==> flow/design.v <==
module SYNC(CLK, RST, VGA_HS, VGA_VS, HCOUNT, VCOUNT);
  input CLK;
  input RST;
  output reg VGA_HS = 1'd0;
  output reg VGA_VS = 1'd0;
  output reg [9:0] HCOUNT = 10'd0;
  output reg [9:0] VCOUNT = 10'd0;
  parameter hdisplay = 10'd640;
  parameter hborder1 = 10'd8;
  parameter hfront_poarch = 10'd8;
  parameter hsync = 10'd96;
  parameter hborder2 = 10'd8;
  parameter hback_poarch = 10'd40;
  localparam start_hsync = hdisplay + hborder1 + hfront_poarch;  
  localparam end_hsync = start_hsync + hsync;  
  localparam max_hcount = end_hsync + hback_poarch + hborder2;  
  always @(posedge CLK) begin
    VGA_HS <= (start_hsync - 10'd1 <= HCOUNT && HCOUNT < end_hsync - 10'd1);
    if(RST)
      HCOUNT <= 10'b0;
    else if(HCOUNT == max_hcount - 10'd1)
      HCOUNT <= 10'b0;
    else
      HCOUNT <= HCOUNT + 10'b1;
  end
endmodule
# Reports on SYNC
# Tool output for the design above, in the order of the flow.
# Line numbers count from 1 in the design file above.
# Operators: Yosys type, input widths -> output width; for muxes data width and select width s.
# Library cell names are shortened.
# Not given: -
[design] top_module="SYNC" clk_port="CLK" lib="sky130hd" corner="tt_025C_1v80"

# Word level
# Source: Yosys, flattened and elaborated, memories not mapped. Widths are those after wreduce. Registers that Yosys merges into a memory's read port (data or address) are not register bits. Print and check cells do not count. Equal cells are merged and count once.
[bits] reg_bits=11 latch_bits=0 ram_bits=0 rom_bits=0 clocked_rd_ports_x_width=0 mem_count=0 output_inout_bits=22 word_cells=8
[classes] add_sub_neg=1 mul=0 n_div=0 n_cmp=2 eq_ne=1 shift=0 mux=0 logic=0 n_reduce_logical=2
[ops] operator="$add 10x1->10 const B" n=1
[ops] operator="$le 10x10->1 const A" n=1
[ops] operator="$lt 10x10->1 const B" n=1
[ops] operator="$eq 10x10->1 const B" n=1
[ops] operator="$reduce_or 2->1" n=1
[ops] operator="$logic_and 1x1->1" n=1

# Depth
# Yosys ltp: most cells in a row. Word level: on the elaborated netlist, between registers, memories and ports. Mapped: between sequential cells and ports; inverters and the memories' decode and read muxes count.
[logic_depth] ltp_word=2 abc_area=1 depth_mapped=7

# Synthesis result
# Source: synth_stat.txt of the flow (Yosys; design flattened, memories mapped). It holds for the ABC_AREA given above (unset counts as 0); a run with the other value may have another netlist.
[mapped] cells=89 area_mm2=0.0006444 sequential_area_mm2=0.0002202 ff_cells=11
[types] type="dfxtp_1" n=11 area_total_um2=220.211
[types] type="buf_4" n=11 area_total_um2=82.579
[types] type="nand2_1" n=19 area_total_um2=71.318
[types] type="nor2_1" n=13 area_total_um2=48.797
[types] type="a21oi_1" n=6 area_total_um2=30.029
[types] type="inv_1" n=8 area_total_um2=30.029
[types] type="nand3_2" n=3 area_total_um2=30.029
[types] type="nand3_1" n=5 area_total_um2=25.024
[types] type="nor2_4" n=2 area_total_um2=22.522
[types] type="nor2_2" n=3 area_total_um2=18.768
[types] type="xnor2_1" n=2 area_total_um2=17.517
[types] type="ha_1" n=1 area_total_um2=12.512
[types] type="nand2_4" n=1 area_total_um2=11.261
[types] type="xor2_1" n=1 area_total_um2=8.758
[types] type="o21a_1" n=1 area_total_um2=7.507
[types] type="conb_1" n=1 area_total_um2=3.754
[types] type="inv_2" n=1 area_total_um2=3.754

# Timing after synthesis
# OpenSTA on the mapped netlist: ideal clock, no wires. The path of least setup slack (recovery checks aside). Input and output delay are each 20% of the period. Register names are those of the netlist, which keeps one name where synthesis merged equal registers.
[synth_timing] kind="reg2reg" start="reg HCOUNT[0]" end="reg HCOUNT[0]" period_ns=1.75 setup_time_ns=0.122 launch_ns=0.000 arrival_time_ns=1.082 t_required_ns=1.628 setup_slack_ns=0.546 delay_ns=1.204 path_stages=7 path_buffers=0 synth_period_reached_ns=1.204
# "delay_ns" is the arrival time less input delay plus setup time.
# "path_stages" counts driving pins, that of a launching flip-flop among them; a cell with two outputs on the path counts twice.
# "synth_period_reached_ns" is the clock period less the worst setup slack; recovery checks do not enter. This is arithmetic on one report: input and output delays are still those of the set period (20% each).
# The rows between start and end are the longest chain of elaborated cells between them; the timing report does not say that the signal goes this way. Where chains are equally long, one stands for them.
# A line is the first line of the expression or statement that the cell stems from. Yosys adds cells for indexed reads and writes and turns some case tables into memories.
# At most two assigning lines are given for a register; there are more.
[synth_between] path_cell_list="dfxtp_1 -> ha_1 -> nand3_2 -> inv_2 -> nand3_2 -> nand2_4 -> nor2_1" elab_chain_cells=2 cone_cells=3 cone_lines=2 classes_between="add/sub: 1; eq/ne: 1; reduce/logical: 1"
[synth_lines] element="start: declaration" line=6 text="output reg [9:0] HCOUNT = 10'd0;"
[synth_lines] element="start: assignment" line=20 text="HCOUNT <= 10'b0;"
[synth_lines] element="start: assignment" line=24 text="HCOUNT <= HCOUNT + 10'b1;"
[synth_lines] element="$eq 10x10->1" line=21 text="else if(HCOUNT == max_hcount - 10'd1)"
[synth_lines] element="$reduce_or 2->1"
[synth_lines] element="end: assignment" line=20
[synth_lines] element="end: assignment" line=24
[synth_lines] element="end: declaration" line=6

# Path in the finished layout
# From the final timing report of stored run 1: the path of least setup slack in the routed layout; clock arrival at registers is part of the times.
[layout_timing] kind="reg2out" start="reg HCOUNT[4]" end="out HCOUNT[4]" period_ns=2.45 launch_ns=0.27 arrival_time_ns=1.32 t_required_ns=1.96 setup_slack_ns=0.64 path_stages=2 path_buffers=1
# At most two assigning lines are given for a register; there are more.
[layout_between] path_cell_list="dfxtp_1 -> clkdlybuf4s50_1" elab_chain_cells=0 cone_cells=0 cone_lines=0
[layout_lines] element="start: declaration" line=6 text="output reg [9:0] HCOUNT = 10'd0;"
[layout_lines] element="start: assignment" line=20 text="HCOUNT <= 10'b0;"
[layout_lines] element="start: assignment" line=24 text="HCOUNT <= HCOUNT + 10'b1;"
[layout_lines] element="end: declaration" line=6

Ticket comment

Design SYNC on sky130hd. What follows are 2 stored runs of the flow, each under its own settings; their order means nothing. The constraints put input and output delay at 20% of the set period each and load the outputs with 0.01 pF.
"achievedPeriod_ns" is the run's clock period less its worst setup slack. It is reckoned from that one timing run; input and output delays stay at 20% of the period that was set.
"critical_path_time_ns": the worst setup path's part of the clock period (all of it between registers, 20% less for each end at a port) less its slack. A launch clock that arrives late makes it longer, a capture clock that arrives late makes it shorter.
By "total_power_uw" is meant OpenSTA's value without simulated activity: inputs other than the clock are taken to toggle once in ten clock periods, and the tool carries that through the logic.

[flow] stored run 1: files
==> flow/run.sh <==
#!/bin/bash
# the make line also repeats the synthesis and layout settings of config.mk as NAME=value (left out here)
make -C /OpenROAD-flow-scripts/flow DESIGN_CONFIG=/design/flow/config.mk WORK_HOME=/design/flow/orfs CLKGATE_MAP_FILE= finish
==> flow/config.mk <==
export PLATFORM = sky130hd
export DESIGN_NAME = SYNC
export DESIGN_NICKNAME = SYNC
export VERILOG_FILES = /design/flow/design.v
export SDC_FILE = /design/flow/constraint.sdc
export NUM_CORES = 4
export LEC_CHECK = 0
export ABC_AREA = 1
export CAP_MARGIN = 20
export CORE_MARGIN = 2
export CORE_UTILIZATION = 20
export CTS_CLUSTER_DIAMETER = 156
export GPL_ROUTABILITY_DRIVEN = 1
export GPL_TIMING_DRIVEN = 1
export MIN_ROUTING_LAYER = met1
export PLACE_DENSITY_LB_ADDON = 0.06
export SETUP_SLACK_MARGIN = 0.0
export SLEW_MARGIN = 25
==> flow/constraint.sdc <==
create_clock -name core_clock -period 2.45 [get_ports {CLK}]
set_input_delay 0.4900 -clock core_clock [delete_from_list [all_inputs] [get_ports {CLK}]]
set_output_delay 0.4900 -clock core_clock [all_outputs]
set_load 0.01 [all_outputs]

[flow] stored run 1: metrics
[metrics] total_power_uw = 345.1
[metrics] utilization_pct = 26.2
[metrics] hold_ws_ns = 0.485
[metrics] critical_path_time_ns = 1.32
[metrics] critical_path_kind = reg2out
[metrics] cell_area_final_mm2 = 0.0008008
[metrics] total_die_area_mm2 = 0.0036918
[metrics] achievedPeriod_ns = 1.807
[metrics] fin_ws_ns = 0.643
[metrics] synth_chip_area_mm2 = 0.0006444
[metrics] fin_tns_ns = 0.000

[flow] stored run 2: files
==> flow/run.sh <==
#!/bin/bash
# the make line also repeats the synthesis and layout settings of config.mk as NAME=value (left out here)
make -C /OpenROAD-flow-scripts/flow DESIGN_CONFIG=/design/flow/config.mk WORK_HOME=/design/flow/orfs CLKGATE_MAP_FILE= finish
==> flow/config.mk <==
export PLATFORM = sky130hd
export DESIGN_NAME = SYNC
export DESIGN_NICKNAME = SYNC
export VERILOG_FILES = /design/flow/design.v
export SDC_FILE = /design/flow/constraint.sdc
export NUM_CORES = 4
export LEC_CHECK = 0
export CAP_MARGIN = 20
export CORE_MARGIN = 2
export CORE_UTILIZATION = 34
export CTS_CLUSTER_DIAMETER = 365
export PLACE_DENSITY_LB_ADDON = 0.06
export SETUP_SLACK_MARGIN = 0.11
export SLEW_MARGIN = 20
export TNS_END_PERCENT = 60
==> flow/constraint.sdc <==
create_clock -name core_clock -period 1.06 [get_ports {CLK}]
set_input_delay 0.2120 -clock core_clock [delete_from_list [all_inputs] [get_ports {CLK}]]
set_output_delay 0.2120 -clock core_clock [all_outputs]
set_load 0.01 [all_outputs]

[flow] stored run 2: metrics
[metrics] critical_path_time_ns = 1.48
[metrics] critical_path_kind = reg2reg
[metrics] fin_tns_ns = -3.253
[metrics] cell_area_final_mm2 = 0.000991
[metrics] utilization_pct = 64.3
[metrics] achievedPeriod_ns = 1.478
[metrics] synth_chip_area_mm2 = 0.0005705
[metrics] hold_ws_ns = 0.522
[metrics] total_power_uw = 883.3
[metrics] fin_ws_ns = -0.418
[metrics] total_die_area_mm2 = 0.0020218
